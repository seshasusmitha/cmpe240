==> flow/design.v <==
module memory_8x8(DOut1, AddrA, WEA, DataInA, clock);
output reg [7:0] DOut1;
input wire [2:0] AddrA;
input wire WEA;
input wire [7:0] DataInA;
input clock;
reg [7:0] memory_8x8 [7:0];
always @(posedge clock)
begin
	if(WEA)
	begin
		memory_8x8[AddrA] <= DataInA;
	end
	else
	begin
		DOut1 <= memory_8x8[AddrA];
	end
end
endmodule
---- Step by step through the tools: memory_8x8 ----
The steps from the RTL of memory_8x8 to its reports follow in flow order.
Line numbers count from 1 in the design file above.
Cell names lack the library's common part.
A cell with n/a has no value.
inputs
  top ..................................... memory_8x8
  clock input ............................. clock
  cell library ............................ sky130hd
  library corner .......................... tt_025C_1v80

---- Elaborated design ----
Source: Yosys, flattened and elaborated, memories not mapped. Widths are those after wreduce; folded enables and synchronous resets count as part of the registers. Registers that Yosys merges into a memory's read port (data or address) are not register bits. Print and check cells do not count. Equal cells are merged and count once.
Yosys's memory passes give these memory sizes; they may raise the number of words (mostly to a power of two), join words into wider ones and drop unused or constant bits.
storage and ports
  clocked read ports x word width ......... 8
  input bits .............................. 13
  output and inout bits ................... 8
  cells after elaboration ................. 5
  bits in registers ....................... 0
  memories ................................ 1
  memory bits (writable) .................. 64
memories
  name        depth  bits a word  read ports  write ports  RTL line  source
  memory_8x8  8      8            1           1            7         reg [7:0] memory_8x8 [7:0];
operators by class
  muxes and demuxes ....................... 3
  reduce/logical cells .................... 1
operators by type and width
  kind               count
  two-way mux 8 bit  1
  two-way mux 3 bit  1
  zero test 1 bit    1
  two-way mux 1 bit  1

---- Longest topological paths ----
Depth = most cells in a row (Yosys ltp): at word level without a register or memory, in the mapped netlist without a sequential cell, where the memories' decode and read muxes count.
logic depth
  depth in word-level cells ............... 1
  ABC_AREA ................................ 0
  depth in mapped cells ................... 6
  mapped depth without buffers ............ 3

---- Netlist ----
Source: synth_stat.txt of the flow (Yosys; design flattened, memories mapped). It holds for the ABC_AREA given above (unset counts as 0); a run with the other value may have another netlist.
mapped netlist
  area of sequential cells ................ 2162.1 sq um
  cells in the netlist .................... 141
  chip area (Yosys) ....................... 2801.4 sq um
  buffer cells ............................ 7
  mapped flip-flops ....................... 72
cell types
  cell type  count  total area (sq um)
  edfxtp_1   72     2.16E+03
  mux4_1     8      210.202
  mux2i_1    10     100.096
  mux2_2     4      45.043
  nor2_1     8      30.029
  o22ai_1    4      25.024
  buf_6      2      22.522
  a311o_1    2      20.019
  nand2b_1   3      18.768
  a211o_1    2      17.517
  a211oi_1   2      15.014
  buf_2      3      15.014
  nand2_1    4      15.014
  nand3b_1   2      15.014
  nor3_1     3      15.014
  inv_1      3      11.261
  mux2_1     1      11.261
  a21oi_1    2      10.01
Other cell types: 6; their cells: 6.

---- Timing after synthesis ----
Path of least setup slack by OpenSTA after synthesis, without wires, with an ideal clock, recovery checks aside; 20% of the period is set as input and as output delay. Where synthesis merged equal registers, the netlist keeps one of their names.
timing path after synthesis
  kind .................................... input -> register
  start point ............................. input port AddrA[2]
  end point ............................... memory memory_8x8[0][0]
  path delay .............................. 1518 ps
  arrival time ............................ 1569 ps
  data required time ...................... 1787 ps
  driving pins on the path ................ 4
  launch time at the first pin ............ 434 ps
  path slack .............................. 218 ps
  clock period ............................ 2170 ps
  library setup time ...................... 383 ps
  buffers on the path ..................... 2
  external input delay .................... 434 ps
  period reached after synthesis .......... 1952 ps
"path delay" is the arrival time less input delay plus setup time.
"driving pins on the path" counts driving pins, that of a launching flip-flop among them; a cell with two outputs on the path counts twice.
"period reached after synthesis" = period - worst setup slack (recovery checks aside). The figure is calculated, with input and output delays left at 20% of the set period.
Between the ends stands the longest chain of elaborated cells between them, by number of cells; it is not shown to be the way that was timed. Of several equally long chains one is given.
A line is the first line of the expression or statement that the cell stems from. Yosys adds cells for indexed reads and writes and turns some case tables into memories.
on the way, after synthesis
  path through ............................ buf_2 -> buf_2 -> nand2b_1 -> nor3_1
  cells in the longest elaborated chain ... 1
  elaborated cells between the ends (all ways) .. 1
  RTL lines with such cells ............... 1
  classes of those cells .................. 1 x mux
RTL lines, path after synthesis
  element            RTL line  source
  start, declared    3         input wire [2:0] AddrA;
  two-way mux 3 bit  10        if(WEA)
  end, declared      7         reg [7:0] memory_8x8 [7:0];

---- Timing after layout ----
Path of least setup slack in the final report of flow run 1 (OpenROAD, finished layout, wires in). Where an end is a register, its clock arrival counts in the times.
The path's times are printed in steps of 10 ps; the period is the one set.
timing path post-layout
  kind .................................... register -> register
  start point ............................. memory memory_8x8[0][2]
  end point ............................... register DOut1[2]
  path slack .............................. -10 ps
  arrival time ............................ 1450 ps
  driving pins on the path ................ 3
  data required time ...................... 1440 ps
  library setup time ...................... 240 ps
  buffers on the path ..................... 0
  launch time at the first pin ............ 330 ps
  clock period ............................ 1350 ps
on the way, post-layout
  path through ............................ edfxtp_1 -> mux4_2 -> mux2_2
RTL lines, path post-layout
  element          RTL line  source
  start, declared  7         reg [7:0] memory_8x8 [7:0];
  end, declared    2         output reg [7:0] DOut1;
Chain of elaborated cells between the ends: none given.

==> results <==
Top module memory_8x8; platform sky130hd; tools Yosys and OpenROAD; 2 stored runs in no particular order. Input and output delays are each 20% of the period that was set; the output load is 0.01 pF.
"clock period achieved" is the run's clock period less its worst setup slack. It is reckoned from that one timing run; input and output delays stay at 20% of the period that was set.
"time used up by the worst setup path" means the part of the period allowed to the worst setup path (the constraints hold back 20% at inputs and 20% at outputs) less its slack; where the path has registers, the arrival times of their clocks count too.
"overall power" is the tool's figure for a default switching activity; nothing was simulated.
"time used up by the worst setup path" is known to 10 ps.

---- flow run 1 ----
settings
  period_ns = 1.35
  CORE_UTILIZATION = 45
  SETUP_SLACK_MARGIN = 0.12
  PLACE_DENSITY_LB_ADDON = 0.06
  CORE_ASPECT_RATIO = 0.61
  GPL_ROUTABILITY_DRIVEN = 1
  SLEW_MARGIN = 5
  MAX_ROUTING_LAYER = met5
  CAP_MARGIN = 20
  CORE_MARGIN = 2
results
  worst hold slack after layout ........... 577 ps
  area of the standard cells in the finished layout .. 3595.9 sq um
  clock period achieved ................... 1358 ps
  worst setup slack after layout .......... -8 ps
  synthesis area .......................... 2801.4 sq um
  time used up by the worst setup path .... 1360 ps
  kind of the worst setup path ............ register -> register
  die size ................................ 6891.9 sq um
  sum of negative setup slack ............. -17 ps
  overall power ........................... 4.355 mW

---- flow run 2 ----
settings
  period_ns = 3.34
  CAP_MARGIN = 20
  CORE_MARGIN = 2
  CORE_UTILIZATION = 40
  SLEW_MARGIN = 20
results
  worst hold slack after layout ........... 597 ps
  area of the standard cells in the finished layout .. 3385.8 sq um
  clock period achieved ................... 2434 ps
  worst setup slack after layout .......... 906 ps
  synthesis area .......................... 2801.4 sq um
  time used up by the worst setup path .... 1770 ps
  kind of the worst setup path ............ input -> register
  die size ................................ 7688.7 sq um
  sum of negative setup slack ............. 0 ps
  overall power ........................... 1.789 mW
